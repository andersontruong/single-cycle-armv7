==> flow/design.v <==
module DATA_MEMORY
    #(parameter DATA_WIDTH, parameter DATA_CAPACITY = 16)
    (
        clk,
        reset,
        i_Memory_Write_Enable,
        i_Memory_Address,
        i_Memory_Write_Data,
        i_Memory_to_Port3_Write_Enable,
        o_Output,
        o_Data_Bus
    );
    input  logic clk;
    input  logic reset;
    input  logic i_Memory_Write_Enable;
    input  logic [DATA_WIDTH - 1:0] i_Memory_Address;
    input  logic [DATA_WIDTH - 1:0] i_Memory_Write_Data;
    input  logic i_Memory_to_Port3_Write_Enable;
    output logic [DATA_WIDTH - 1:0] o_Output;
    output logic [(DATA_WIDTH * DATA_CAPACITY) - 1:0] o_Data_Bus;
    logic [DATA_WIDTH - 1:0] m_Memory_Read_Data;
    assign o_Output = i_Memory_to_Port3_Write_Enable ? m_Memory_Read_Data : i_Memory_Address;
    Memory #(.DATA_WIDTH(DATA_WIDTH), .DATA_CAPACITY(DATA_CAPACITY)) memory (
        .clk(clk),
        .reset(reset),
        .i_Memory_Write_Enable(i_Memory_Write_Enable),
        .i_Memory_Address(i_Memory_Address),
        .i_Memory_Write_Data(i_Memory_Write_Data),
        .o_Memory_Read_Data(m_Memory_Read_Data),
        .o_Data_Bus(o_Data_Bus)
    );
endmodule
module Memory
    #(parameter DATA_WIDTH = 32, parameter DATA_CAPACITY = 16)
    (
        clk,
        reset,
        i_Memory_Write_Enable,
        i_Memory_Address,
        i_Memory_Write_Data,
        o_Memory_Read_Data,
        o_Data_Bus
    );
    input  logic clk;
    input  logic reset;
    input  logic i_Memory_Write_Enable;
    input  logic [DATA_WIDTH - 1:0] i_Memory_Address;
    input  logic [DATA_WIDTH - 1:0] i_Memory_Write_Data;
    output logic [DATA_WIDTH - 1:0] o_Memory_Read_Data;
    output logic [(DATA_WIDTH * DATA_CAPACITY) - 1:0] o_Data_Bus;
    logic [DATA_WIDTH - 1:0] memory [0:DATA_CAPACITY - 1];
    assign o_Memory_Read_Data = memory[i_Memory_Address];
    integer o;
    always @(*) begin
        for (o = 0; o < DATA_CAPACITY; o = o + 1) begin
            o_Data_Bus[o*DATA_WIDTH + DATA_WIDTH - 1 : o*DATA_WIDTH] <= memory[o];
        end
    end
    integer i = 0;
    always_ff @(posedge clk, posedge reset) begin
        if (reset)
            for (i = 0; i < DATA_CAPACITY; i++)
                memory[i] <= DATA_WIDTH'b0;
        else if (i_Memory_Write_Enable)
            memory[i_Memory_Address] <= i_Memory_Write_Data;
    end
endmodule
* Step by step through the tools: Memory *
What the tools print for Memory, step after step.
Line numbers count from 1 in the design file above.
Operators carry their Yosys type and port widths (W data, S select, Z words).
Cell names lack the library's common part.
A cell with -- has no value.

set-up
  top module = Memory
  clock = clk
  cell library = sky130hd
  library corner = tt_025C_1v80

* Word-level counts *
Source: Yosys, flattened and elaborated. Widths are those after wreduce. Registers that Yosys merges into a memory's read port (data or address) are not register bits. Print and check cells do not count. Equal cells are merged and count once.

cells by class
  equality and inequality tests = 15
  mux-type cells = 1
  reduce/logical cells = 17

operators by type and width
  operator              number
  $pmux W32 S16         1
  $reduce_and A2 Y1     16
  $eq A4 B4 Y1 const B  8
  $eq A4 B3 Y1 const B  4
  $eq A4 B2 Y1 const B  2
  $eq A4 B1 Y1 const B  1
  $logic_not A4 Y1      1

word-level totals
  bits in registers = 512
  input bits = 67
  cells after elaboration = 49

* Longest topological paths *
Yosys ltp: most cells in a row. Word level: on the elaborated netlist, between registers, memories and ports. Mapped: between sequential cells and ports; inverters and the memories' decode and read muxes count.

logic depth
  depth in word-level cells = 2
  ABC_AREA = 0
  gate-level depth with buffers = 8
  depth with buffers taken out = 4

* Synthesis result *
Yosys stat after the flow's synthesis: flattened, memories mapped to cells. It holds for the ABC_AREA given above (unset counts as 0); a run with the other value may have another netlist.

cells by type
  type      number
  dfrtp_1   512
  mux2_2    497
  mux2i_1   56
  a221oi_1  63
  a22o_1    52
  buf_2     79
  nand3b_1  52
  a32o_1    26
  nand2_1   65
  clkbuf_1  61
  mux2_1    17
  a31oi_1   29
  o22ai_1   27
  nand3_1   33
  a21oi_1   31
  nor2_1    38
  buf_4     15
  a22oi_1   12

Other cell types: 30; their cells: 90.

synthesis totals
  cell count = 1755
  cell area after synthesis = 23386.2 µm²
  mapped flip-flops = 512

* Path before layout *
Source: OpenSTA report_checks on the synthesized netlist (no wires, ideal clock, input and output delay 20% of the period each), path of least setup slack; recovery checks are left aside. Register names are those of the netlist, which keeps one name where synthesis merged equal registers.

timing path after synthesis
  path type = input port to output port
  start = input port i_Memory_Address[0]
  end = output port o_Memory_Read_Data[0]
  period = 3.26 ns
  data arrival time = 1.985 ns
  setup slack = 0.623 ns
  path delay = 1.333 ns
  stages on the path = 7
  buffers on the path = 3
  period reached after synthesis = 2.637 ns

"path delay" = arrival - input delay + setup time.
A path that ends at an output port has no setup time.
"stages on the path" counts driving pins, that of a launching flip-flop among them; a cell with two outputs on the path counts twice.
"period reached after synthesis" is the clock period less the worst setup slack; recovery checks do not enter. This is arithmetic on one report: input and output delays are still those of the set period (20% each).
Between the ends stands the longest chain of elaborated cells between them, by number of cells; it is not shown to be the way that was timed. Of several equally long chains one is given.
Each line given opens the expression or statement behind the cell; cells for indexed reads and writes are added by Yosys, which also makes memories of some case tables.

on the way, after synthesis
  cell sequence = buf_4 buf_6 nor3_2 clkbuf_1 nand2_1 a32o_1 a31oi_1
  cells in the longest elaborated chain = 2
  elaborated cells between the ends (all ways) = 17

ends and longest elaborated chain, after synthesis
  element        line  RTL
  from (decl)    47    input  logic [DATA_WIDTH - 1:0] i_Memory_Address;
  $eq A4 B4 Y1   52    assign o_Memory_Read_Data = memory[i_Memory_Address];
  $pmux W32 S16  52
  to (decl)      49    output logic [DATA_WIDTH - 1:0] o_Memory_Read_Data;

* Path in the finished layout *
Path of least setup slack in the final report of run B (OpenROAD, finished layout, wires in). Where an end is a register, its clock arrival counts in the times.

timing path post-layout
  path type = flip-flop to output port
  start = register memory[2][18]
  end = output port o_Memory_Read_Data[18]
  period = 2.65 ns
  data arrival time = 2.20 ns
  setup slack = -0.08 ns
  stages on the path = 6
  buffers on the path = 1

Between the ends stands the longest chain of elaborated cells between them, by number of cells; it is not shown to be the way that was timed. Of several equally long chains one is given.
Lines with a computed index may be missing from the assigning lines.

on the way, post-layout
  cell sequence = dfrtp_1 nand2b_4 a22o_1 a2111o_1 o32a_1 buf_2
  cells in the longest elaborated chain = 1
  elaborated cells between the ends (all ways) = 1
  RTL lines with such cells = 1

ends and longest elaborated chain, post-layout
  element        line  RTL
  from (decl)    51    logic [DATA_WIDTH - 1:0] memory [0:DATA_CAPACITY - 1];
  from (assign)  63    memory[i] <= DATA_WIDTH'b0;
  $pmux W32 S16  52    assign o_Memory_Read_Data = memory[i_Memory_Address];
  to (decl)      49    output logic [DATA_WIDTH - 1:0] o_Memory_Read_Data;

Stored flow runs of Memory (2 of them; Yosys, OpenROAD, sky130hd). They differ in their settings and are not a sequence. Constraints: input delay and output delay 20% of the set period each, output load 0.01 pF.
"period achieved": clock period set for the run, less the worst setup slack. It is reckoned from that one timing run; input and output delays stay at 20% of the period that was set.
"allowed time less slack (worst setup path)": the worst setup path's part of the clock period (all of it between registers, 20% less for each end at a port) less its slack. A launch clock that arrives late makes it longer, a capture clock that arrives late makes it shorter.
"total power after layout" rests on the timing tool's default activity at the inputs, not on a simulated workload.
Settings: -- = not set for that run.
A result given as -- is not shown for that run.

item                                                     run A  run B
period_ns                                                3.02   2.65
CORE_UTILIZATION                                         54     51
SETUP_SLACK_MARGIN                                       0.48   --
PLACE_DENSITY_LB_ADDON                                   0.08   --
CORE_ASPECT_RATIO                                        0.69   --
CORE_MARGIN                                              2      2
CELL_PAD_IN_SITES_GLOBAL_PLACEMENT                       1      --
CELL_PAD_IN_SITES_DETAIL_PLACEMENT                       0      --
ABC_AREA                                                 1      --
GPL_TIMING_DRIVEN                                        1      --
CAP_MARGIN                                               0      5
SLEW_MARGIN                                              30     20
PLACE_DENSITY                                            --     0.92
MAX_ROUTING_LAYER                                        --     met4
die outline area (µm²)                                   --     47585.1
area of the standard cells in the finished layout (µm²)  --     34095.2
worst setup slack after layout (ns)                      --     -0.075
utilization of the finished layout                       --     0.753
total power after layout (mW)                            --     28.808
allowed time less slack (worst setup path) (ns)          --     2.20
worst setup path kind                                    --     flip-flop to output port
synthesis area (µm²)                                     --     23386.2
post-route setup TNS (ns)                                --     -0.253
period achieved (ns)                                     --     2.725

Run A: stopped before the end: placement reported FLW-0024
