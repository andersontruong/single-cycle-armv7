==> flow/design.v <==
module FETCH
    #(parameter DATA_WIDTH = 32)
    (
        clk,
        reset,
        i_PC_Src,
        i_Branch_Address,
        o_PC,
        o_Instruction
    );
    input  clk;
    input  reset;
    input  i_PC_Src;
    input  [DATA_WIDTH - 1:0] i_Branch_Address;
    output [DATA_WIDTH - 1:0] o_PC;
    output [DATA_WIDTH - 1:0] o_Instruction;
    logic [DATA_WIDTH - 1:0] PC_write;
    logic [DATA_WIDTH - 1:0] PC_read;
    logic [DATA_WIDTH - 1:0] PC_Plus4;
    assign PC_Plus4 = PC_read + 4;
    assign PC_write = i_PC_Src ? i_Branch_Address : PC_Plus4;
    assign o_PC = PC_Plus4;
    PC #(.DATA_WIDTH(DATA_WIDTH)) pc (.clk(clk), .reset(reset), .i_PC_write(PC_write), .o_PC_read(PC_read));
    Instruction_Memory #(.DATA_WIDTH(DATA_WIDTH)) im(.reset(reset), .i_Instruction_Address(PC_read), .o_Instruction(o_Instruction));
endmodule
module PC
    #(parameter DATA_WIDTH = 32)
    (
        clk,
        reset,
        i_PC_write,
        o_PC_read
    );
    input  logic clk;
    input  logic reset;
    input  logic [DATA_WIDTH - 1:0] i_PC_write;
    output logic [DATA_WIDTH - 1:0] o_PC_read;
    always_ff @(posedge clk, posedge reset) begin
        if (reset)
            o_PC_read <= 32'b0;
        else
            o_PC_read <= i_PC_write;
    end
endmodule
module Instruction_Memory
    #(parameter DATA_WIDTH = 32, parameter NUM_INSTRUCTIONS = 5)
    (
        reset,
        i_Instruction_Address,
        o_Instruction
    );
    input  logic reset;
    input  logic [DATA_WIDTH - 1:0] i_Instruction_Address;
    output logic [DATA_WIDTH - 1:0] o_Instruction;
    logic [7:0] memory [0:NUM_INSTRUCTIONS * 4];
    always @(*) begin
        if (reset) begin
            o_Instruction <= 32'b0;
            { memory[0], memory[1], memory[2], memory[3] }     <= 32'b1110_00_111010_0000_0000_0000_00000001;  
            { memory[4], memory[5], memory[6], memory[7] }     <= 32'b1110_00_111010_0000_0001_0000_00000000;  
            { memory[8], memory[9], memory[10], memory[11] }   <= 32'b1110_01_000000_0001_0000_0000_00000000;  
            { memory[12], memory[13], memory[14], memory[15] } <= 32'b1110_01_000001_0001_0001_0000_00000000;  
        end
        else begin
            if (i_Instruction_Address >> 2 > NUM_INSTRUCTIONS)
                o_Instruction <= 32'bx;
            else
                o_Instruction <= {memory[i_Instruction_Address], memory[i_Instruction_Address + 1], memory[i_Instruction_Address + 2], memory[i_Instruction_Address + 3]};
        end
    end
endmodule
From RTL to reports: FETCH
The steps from the RTL of FETCH to its reports follow in flow order.
Line numbers count from 1 in the design file above.
Cell names lack the library's common part.
{"block": "design", "top_module": "FETCH", "clk_port": "clk", "library": "sky130hd", "lib_corner": "tt_025C_1v80"}

Elaborated design
Yosys after proc, flatten, opt, wreduce and memory -nomap, before mapping. Enables and synchronous resets that opt folds into registers are not counted as muxes. Print and check cells are not counted. Equal cells are merged and count once.
{"block": "bits", "latch_bits": 0, "ram_bits": 0, "romBits": 0, "inputBits": 35, "memories": 0, "clocked_rd_ports_x_width": 0, "register_bits": 32, "word_cells": 121}
{"block": "classes", "n_logic": 0, "eq_ne": 80, "add_sub_neg": 4, "reduce_logical": 28, "n_mul": 0, "n_cmp": 1, "muxes": 7, "div_mod_pow": 0, "shift": 0}
{"block": "ops", "cell": "case mux 8 bit (select 12 bit)", "count": 4}
{"block": "ops", "cell": "equality test 5 x 4 -> 1 bit (second input constant)", "count": 32}
{"block": "ops", "cell": "equality test 5 bit (second input constant)", "count": 20}
{"block": "ops", "cell": "2-to-1 mux 32 bit", "count": 3}
{"block": "ops", "cell": "equality test 5 x 3 -> 1 bit (second input constant)", "count": 16}
{"block": "ops", "cell": "OR reduction 2 bit", "count": 20}
{"block": "ops", "cell": "equality test 5 x 2 -> 1 bit (second input constant)", "count": 8}
{"block": "ops", "cell": "adder 32 x 3 -> 32 bit (second input constant)", "count": 1}
{"block": "ops", "cell": "> comparator 30 x 3 -> 1 bit (second input constant)", "count": 1}
{"block": "ops", "cell": "equality test 5 x 1 -> 1 bit (second input constant)", "count": 4}
{"block": "ops", "cell": "zero test 5 bit", "count": 4}
{"block": "ops", "cell": "OR reduction 5 bit", "count": 4}
{"block": "ops", "cell": "adder 5 x 2 -> 5 bit (second input constant)", "count": 2}
{"block": "ops", "cell": "adder 5 x 1 -> 5 bit (second input constant)", "count": 1}

Depth
Yosys ltp: most cells in a row. Word level: on the elaborated netlist, between registers, memories and ports. Mapped: between sequential cells and ports; inverters and the memories' decode and read muxes count.
{"block": "logic_depth", "word_depth": 6, "abc_area": 0, "mapped_depth": 8}

Synthesis result
Source: synth_stat.txt of the flow (Yosys; design flattened, memories mapped). It holds for the ABC_AREA given above (unset counts as 0); a run with the other value may have another netlist.
{"block": "by_type", "cell": "dfrtp_1", "count": 32, "area_total_um2": 800.768}
{"block": "by_type", "cell": "xnor2_1", "count": 20, "area_total_um2": 175.168}
{"block": "by_type", "cell": "nand2_1", "count": 39, "area_total_um2": 146.39}
{"block": "by_type", "cell": "mux2_2", "count": 11, "area_total_um2": 123.869}
{"block": "by_type", "cell": "a31oi_1", "count": 14, "area_total_um2": 87.584}
{"block": "by_type", "cell": "ha_1", "count": 7, "area_total_um2": 87.584}
{"block": "by_type", "cell": "nor2_1", "count": 22, "area_total_um2": 82.579}
{"block": "by_type", "cell": "buf_4", "count": 10, "area_total_um2": 75.072}
{"block": "by_type", "cell": "a221o_1", "count": 7, "area_total_um2": 70.067}
{"block": "by_type", "cell": "clkbuf_1", "count": 17, "area_total_um2": 63.811}
{"block": "by_type", "cell": "nand4_1", "count": 10, "area_total_um2": 62.56}
{"block": "by_type", "cell": "nor2b_1", "count": 10, "area_total_um2": 62.56}
{"block": "by_type", "cell": "nand3_1", "count": 12, "area_total_um2": 60.058}
{"block": "by_type", "cell": "o21ai_0", "count": 12, "area_total_um2": 60.058}
{"block": "by_type", "cell": "nor4_1", "count": 9, "area_total_um2": 56.304}
{"block": "by_type", "cell": "or4_1", "count": 6, "area_total_um2": 45.043}
{"block": "by_type", "cell": "and4_1", "count": 5, "area_total_um2": 43.792}
{"block": "by_type", "cell": "inv_1", "count": 11, "area_total_um2": 41.29}
Other cell types: 39; their cells: 67.
{"block": "synth_totals", "area_mm2": 0.0026563, "n_buf": 29, "ffs": 32, "mapped_cells": 321}
The figures by module come from a second, unflattened synthesis with its own total; it is not the netlist above.
{"block": "unflattened", "cells_unflattened": 323, "hier_area_mm2": 0.0026863}
Rows give one instance, submodules left out.
{"block": "by_module", "mod": "FETCH", "mod_area_mm2": 0.0010935, "n_cells": 164, "instances": 1}
{"block": "by_module", "mod": "PC (DATA_WIDTH=32)", "mod_area_mm2": 0.0008045, "n_cells": 33, "instances": 1}
{"block": "by_module", "mod": "Instruction_Memory (DATA_WIDTH=32)", "mod_area_mm2": 0.0007883, "n_cells": 126, "instances": 1}

Worst setup path after synthesis
OpenSTA on the mapped netlist: ideal clock, no wires. The path of least setup slack (recovery checks aside). Input and output delay are each 20% of the period. Register names are those of the netlist, which keeps one name where synthesis merged equal registers.
{"block": "synth_timing", "kind": "register to output", "startpoint": "reg pc.o_PC_read[2]", "endpoint": "out o_Instruction[20]", "path_buffers": 1, "arrival_time_ps": 2203, "driving_pins": 7, "delay_ps": 2203, "setup_slack_ps": -27, "output_delay_ps": 544, "tclk_ps": 2720, "synth_period_reached_ps": 2747}
"delay_ps" is the arrival time less input delay plus setup time.
A path that ends at an output port has no setup time.
"driving_pins" counts driving pins, that of a launching flip-flop among them; a cell with two outputs on the path counts twice.
"synth_period_reached_ps" = period - worst setup slack (recovery checks aside). The figure is calculated, with input and output delays left at 20% of the set period.
Between the ends stands the longest chain of elaborated cells between them, by number of cells; it is not shown to be the way that was timed. Of several equally long chains one is given.
A line is the first line of the expression or statement that the cell stems from. Yosys adds cells for indexed reads and writes and turns some case tables into memories.
{"block": "synth_via", "cell_sequence": "dfrtp_1 > ha_1 > clkbuf_1 > and3_1 > ha_1 > nand2_1 > a2111oi_0", "elab_chain_len": 6, "cone_cells": 32, "cone_lines": 3}
{"block": "synth_rtl", "item": "from (decl)", "line": 37, "text": "output logic [DATA_WIDTH - 1:0] o_PC_read;"}
{"block": "synth_rtl", "item": "from (assign)", "line": 40, "text": "o_PC_read <= 32'b0;"}
{"block": "synth_rtl", "item": "from (assign)", "line": 42, "text": "o_PC_read <= i_PC_write;"}
{"block": "synth_rtl", "item": "adder 5 x 1 -> 5 bit", "line": 68, "text": "o_Instruction <= {memory[i_Instruction_Address], memory[i_Instruction_Address + 1], memory[i_Instruction_Addre ..."}
{"block": "synth_rtl", "item": "equality test 5 x 2 -> 1 bit", "line": 68}
{"block": "synth_rtl", "item": "OR reduction 5 bit"}
{"block": "synth_rtl", "item": "case mux 8 bit (select 12 bit)", "line": 68}
{"block": "synth_rtl", "item": "2-to-1 mux 32 bit", "line": 65, "text": "if (i_Instruction_Address >> 2 > NUM_INSTRUCTIONS)"}
{"block": "synth_rtl", "item": "2-to-1 mux 32 bit", "line": 57, "text": "if (reset) begin"}
{"block": "synth_rtl", "item": "to (decl)", "line": 16, "text": "output [DATA_WIDTH - 1:0] o_Instruction;"}

Path in the finished layout
Path of least setup slack in the final report of run 1 (OpenROAD, finished layout, wires in). Where an end is a register, its clock arrival counts in the times.
The report prints the path's times to 10 ps; the period is as set.
{"block": "layout_timing", "kind": "register to output", "startpoint": "reg pc.o_PC_read[2]", "endpoint": "out o_Instruction[20]", "path_buffers": 2, "driving_pins": 8, "output_delay_ps": 900, "setup_slack_ps": 210, "arrival_time_ps": 3380, "tclk_ps": 4480}
Between the ends stands the longest chain of elaborated cells between them, by number of cells; it is not shown to be the way that was timed. Of several equally long chains one is given.
{"block": "layout_via", "cell_sequence": "dfrtp_1 > ha_1 > clkbuf_1 > and3_1 > ha_1 > nand2_1 > a2111oi_1 > clkdlybuf4s50_1", "elab_chain_len": 6, "cone_cells": 32, "cone_lines": 3}
{"block": "layout_rtl", "item": "from (decl)", "line": 37, "text": "output logic [DATA_WIDTH - 1:0] o_PC_read;"}
{"block": "layout_rtl", "item": "from (assign)", "line": 40, "text": "o_PC_read <= 32'b0;"}
{"block": "layout_rtl", "item": "from (assign)", "line": 42, "text": "o_PC_read <= i_PC_write;"}
{"block": "layout_rtl", "item": "adder 5 x 1 -> 5 bit", "line": 68, "text": "o_Instruction <= {memory[i_Instruction_Address], memory[i_Instruction_Address + 1], memory[i_Instruction_Addre ..."}
{"block": "layout_rtl", "item": "equality test 5 x 2 -> 1 bit", "line": 68}
{"block": "layout_rtl", "item": "OR reduction 5 bit"}
{"block": "layout_rtl", "item": "case mux 8 bit (select 12 bit)", "line": 68}
{"block": "layout_rtl", "item": "2-to-1 mux 32 bit", "line": 65, "text": "if (i_Instruction_Address >> 2 > NUM_INSTRUCTIONS)"}
{"block": "layout_rtl", "item": "2-to-1 mux 32 bit", "line": 57, "text": "if (reset) begin"}
{"block": "layout_rtl", "item": "to (decl)", "line": 16, "text": "output [DATA_WIDTH - 1:0] o_Instruction;"}

# Flow runs of FETCH

Flow measurements of FETCH on sky130hd: 2 stored runs with different settings, listed in no order. Input and output delays are each 20% of the period that was set; the output load is 0.01 pF.
"achievedPeriod_ps" means the clock period less the worst setup slack. The figure is calculated, with input and output delays left at 20% of the set period.
"worst_path_time_ps" is the time allowed to the run's worst setup path (the clock period less input and output delay, where it has them) less its slack. Clock arrival times count: a late capture clock shortens it, a late launch clock lengthens it.
"power.total_mw" rests on the timing tool's default activity at the inputs, not on a simulated workload.
"worst_path_time_ps" is given in steps of 10 ps.

{"run": "run 1", "settings": { "period_ns": 4.48, "CORE_UTILIZATION": 59, "SETUP_SLACK_MARGIN": -0.05, "CORE_ASPECT_RATIO": 0.51, "CORE_MARGIN": 9, "GPL_TIMING_DRIVEN": 0, "CTS_CLUSTER_SIZE": 47, "CTS_CLUSTER_DIAMETER": 262, "CAP_MARGIN": 30, "SLEW_MARGIN": 30 }, "results": { "fin_tns_ps": 0, "synth_chip_area_mm2": 0.0026563, "util_pct": 93.1, "achievedPeriod_ps": 4273, "power.total_mw": 1.171, "final_stdcell_area_mm2": 0.0037836, "die_mm2": 0.0073801, "ws_setup_ps": 207, "worst_path_time_ps": 3380, "critical_path_kind": "register to output", "holdWs_ps": 600 }}
{"run": "run 2", "settings": { "period_ns": 5.01, "CORE_UTILIZATION": 19, "PLACE_DENSITY_LB_ADDON": 0.07, "HOLD_SLACK_MARGIN": -0.02, "CORE_MARGIN": 6, "CELL_PAD_IN_SITES_GLOBAL_PLACEMENT": 2, "CELL_PAD_IN_SITES_DETAIL_PLACEMENT": 0, "ABC_AREA": 1, "CTS_CLUSTER_DIAMETER": 348, "CAP_MARGIN": 20, "SLEW_MARGIN": 20 }, "results": { "final_stdcell_area_mm2": 0.0040839, "holdWs_ps": 600, "die_mm2": 0.0181347, "worst_path_time_ps": 2390, "critical_path_kind": "input to output", "fin_tns_ps": 0, "power.total_mw": 1.057, "synth_chip_area_mm2": 0.002859, "ws_setup_ps": 619, "util_pct": 28.0, "achievedPeriod_ps": 4391 }}
